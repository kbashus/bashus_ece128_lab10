==> flow/design.v <==
`timescale 1ns / 1ps
module RAM(i_clk, i_write_data, i_addr, i_write_en, i_rst, o_read_data);
    parameter DATA_W = 8;
    parameter SIZE = 8;
    parameter ADDR_W = 3;
    input i_clk, i_rst, i_write_en;
    input [ADDR_W-1:0] i_addr;
    input [DATA_W-1:0] i_write_data;
    output reg [DATA_W-1:0] o_read_data;
    reg [DATA_W-1:0] mem[0:SIZE-1]; 
    integer i;  
    always @ (posedge i_clk) begin 
    if(i_rst) begin  
     for(i = 0; i < SIZE; i=i+1) begin  
        mem[i] <= 0;  
     end
    end
    else begin 
        if(i_write_en)  
        mem[i_addr] <= i_write_data;
        else  
        o_read_data <= mem[i_addr];
      end
    end
endmodule
-- Tool chain data of RAM
Tool output for the design above, in the order of the flow.
Lines are those of the file above, counted from 1.
Cell names lack the library's common part.
Not given: -
- top module: RAM
- clock input: i_clk
- standard-cell library: sky130hd
- corner: tt_025C_1v80

-- Word level
Source: Yosys, flattened and elaborated, memories not mapped. Widths are those after wreduce. Registers that Yosys merges into a memory's read port (data or address) are not register bits. Print and check cells do not count. Equal cells are merged and count once.
Memory sizes are those after Yosys's memory passes, which may raise the word count (mostly to a power of two), join words into wider ones and drop unused or constant bits.
- bits in registers: 0
- noted bits in latches: 0
- noted memory bits (writable): 64
- bits in read-only memories at 0
- memories kept at 1
- noted bits of input ports: 14
- noted output and inout bits: 8
- word-level cells: 11
- add/subtract/negate cells: 0
- $mul at 0
- div/mod/pow operators: 0
- $lt $le $gt $ge at 0
- eq/ne operators: 0
- shift-type cells: 0
- noted mux-type cells: 7
- noted bitwise gates (word level): 2
- reduce/logical cells at 1
- memory list (name ; words ; bits a word ; RTL line ; RTL):
    mem ; 8 ; 8 ; 10 ; reg [DATA_W-1:0] mem[0:SIZE-1];
- operator list (cell ; count):
    8-bit two-way mux ; 2
    3-bit two-way mux ; 2
    1-bit two-way mux ; 3
    1-bit inverter ; 2
    2-bit AND reduction ; 1

-- Logic depth
Depth = most cells in a row (Yosys ltp): at word level without a register or memory, in the mapped netlist without a sequential cell, where the memories' decode and read muxes count.
- depth after elaboration at 2
- ABC_AREA at 0
- noted gate-level depth with buffers: 6
- mapped depth without buffers: 2

-- Synthesis result
Yosys stat after the flow's synthesis: flattened, memories mapped to cells. It holds for the ABC_AREA given above (unset counts as 0); a run with the other value may have another netlist.
The area totals of this step are shown rounded.
- mapped cells at 203
- synthesis area at 0.0033 mm^2
- area of sequential cells: 0.0022 mm^2
- mapped flip-flops at 72
- buffers at 20
- cell types (cell type ; count):
    edfxtp_1 ; 72
    nor3_1 ; 64
    mux4_1 ; 8
    mux4_2 ; 8
    mux2_4 ; 4
    o21bai_1 ; 8
    buf_6 ; 5
    buf_2 ; 10
    mux2_2 ; 4
    clkinv_1 ; 8
    buf_4 ; 3
    buf_8 ; 1
    nand2b_1 ; 2
    or3b_1 ; 1
    nand3b_1 ; 1
    or2_1 ; 1
    clkbuf_1 ; 1
    nand2_1 ; 1
    nor2_1 ; 1

-- Timing after synthesis
Path of least setup slack by OpenSTA after synthesis, without wires, with an ideal clock, recovery checks aside; 20% of the period is set as input and as output delay. Where synthesis merged equal registers, the netlist keeps one of their names.
- path kind: input -> register
- start: input i_addr[2]
- end: memory mem[0][0]
- noted clock period: 2.36 ns
- time at the first pin at 0.472 ns
- noted arrival: 1.724 ns
- required time: 1.985 ns
- slack: 0.262 ns
- noted delay of the path: 1.627 ns
- stages at 5
- buffers on the path at 3
- noted synthesis period reached: 2.098 ns
"delay of the path" = arrival - input delay + setup time.
"stages" counts driving pins, that of a launching flip-flop among them; a cell with two outputs on the path counts twice.
"synthesis period reached" = period - worst setup slack (recovery checks aside). The figure is calculated, with input and output delays left at 20% of the set period.
The rows between start and end are the longest chain of elaborated cells between them; the timing report does not say that the signal goes this way. Where chains are equally long, one stands for them.
Each line given opens the expression or statement behind the cell; cells for indexed reads and writes are added by Yosys, which also makes memories of some case tables.
- path through: buf_4 -> or3b_1 -> buf_2 -> buf_6 -> o21bai_1
- length of the longest elaborated chain: 2
- RTL lines, path after synthesis (item ; RTL line ; RTL):
    start, declared ; 7 ; input [ADDR_W-1:0] i_addr;
    3-bit two-way mux ; 19 ; if(i_write_en)
    3-bit two-way mux ; 13 ; if(i_rst) begin
    end, declared ; 10 ; reg [DATA_W-1:0] mem[0:SIZE-1];

-- Timing after layout
Path of least setup slack in the final report of record 1 (OpenROAD, finished layout, wires in). Where an end is a register, its clock arrival counts in the times.
- path kind: input -> register
- start: input i_addr[2]
- end: memory mem[2][7]
- noted clock period: 3.53 ns
- time at the first pin at 0.71 ns
- noted arrival: 2.53 ns
- required time: 3.60 ns
- slack: 1.07 ns
- stages at 4
- buffers on the path at 2
The rows between start and end are the longest chain of elaborated cells between them; the timing report does not say that the signal goes this way. Where chains are equally long, one stands for them.
- path through: clkdlybuf4s50_1 -> or3b_1 -> o21bai_1 -> buf_4
- length of the longest elaborated chain: 2
- RTL lines, path post-layout (item ; RTL line ; RTL):
    start, declared ; 7 ; input [ADDR_W-1:0] i_addr;
    3-bit two-way mux ; 19 ; if(i_write_en)
    3-bit two-way mux ; 13 ; if(i_rst) begin
    end, declared ; 10 ; reg [DATA_W-1:0] mem[0:SIZE-1];

--- measured runs ---
RAM through Yosys and OpenROAD on sky130hd: 2 stored runs, unordered, with their settings and measured results. The constraints put input and output delay at 20% of the set period each and load the outputs with 0.01 pF.
"total power of the final layout": no workload was simulated; the value follows from the tool's default switching activity.
Measured values are rounded.

Record 1

==> flow/run.sh <==
#!/bin/bash
# the make line also repeats the synthesis and layout settings of config.mk as NAME=value (left out here)
make -C /OpenROAD-flow-scripts/flow DESIGN_CONFIG=/design/flow/config.mk WORK_HOME=/design/flow/orfs CLKGATE_MAP_FILE= finish
==> flow/config.mk <==
export PLATFORM = sky130hd
export DESIGN_NAME = RAM
export DESIGN_NICKNAME = RAM
export VERILOG_FILES = /design/flow/design.v
export SDC_FILE = /design/flow/constraint.sdc
export NUM_CORES = 4
export LEC_CHECK = 0
export CAP_MARGIN = 20
export CORE_MARGIN = 2
export CORE_UTILIZATION = 40
export SLEW_MARGIN = 20
==> flow/constraint.sdc <==
create_clock -name core_clock -period 3.53 [get_ports {i_clk}]
set_input_delay 0.7060 -clock core_clock [delete_from_list [all_inputs] [get_ports {i_clk}]]
set_output_delay 0.7060 -clock core_clock [all_outputs]
set_load 0.01 [all_outputs]

Measured in record 1:
- standard-cell area of the final layout: 0.0037 mm^2
- total power of the final layout at 1700 µW
- post-layout utilization: 48 %
- area inside the die boundary at 0.0089 mm^2
- Yosys chip area after synthesis: 0.0033 mm^2
- noted the post-route setup TNS: 0.000 ns
- worst setup slack after layout at 1.1 ns

Record 2

==> flow/run.sh <==
#!/bin/bash
# the make line also repeats the synthesis and layout settings of config.mk as NAME=value (left out here)
make -C /OpenROAD-flow-scripts/flow DESIGN_CONFIG=/design/flow/config.mk WORK_HOME=/design/flow/orfs CLKGATE_MAP_FILE= finish
==> flow/config.mk <==
export PLATFORM = sky130hd
export DESIGN_NAME = RAM
export DESIGN_NICKNAME = RAM
export VERILOG_FILES = /design/flow/design.v
export SDC_FILE = /design/flow/constraint.sdc
export NUM_CORES = 4
export LEC_CHECK = 0
export CAP_MARGIN = 20
export CORE_MARGIN = 6
export CORE_UTILIZATION = 61
export CTS_CLUSTER_SIZE = 72
export GPL_ROUTABILITY_DRIVEN = 1
export MIN_ROUTING_LAYER = met1
export PLACE_DENSITY_LB_ADDON = 0.22
export SETUP_SLACK_MARGIN = 0.06
export SLEW_MARGIN = 15
export TNS_END_PERCENT = 5
==> flow/constraint.sdc <==
create_clock -name core_clock -period 2.65 [get_ports {i_clk}]
set_input_delay 0.5300 -clock core_clock [delete_from_list [all_inputs] [get_ports {i_clk}]]
set_output_delay 0.5300 -clock core_clock [all_outputs]
set_load 0.01 [all_outputs]

Measured in record 2:
- standard-cell area of the final layout: 0.0038 mm^2
- total power of the final layout at 2500 µW
- post-layout utilization: 75 %
- area inside the die boundary at 0.0072 mm^2
- Yosys chip area after synthesis: 0.0033 mm^2
- noted the post-route setup TNS: 0.000 ns
- worst setup slack after layout at 0.58 ns
--- end ---
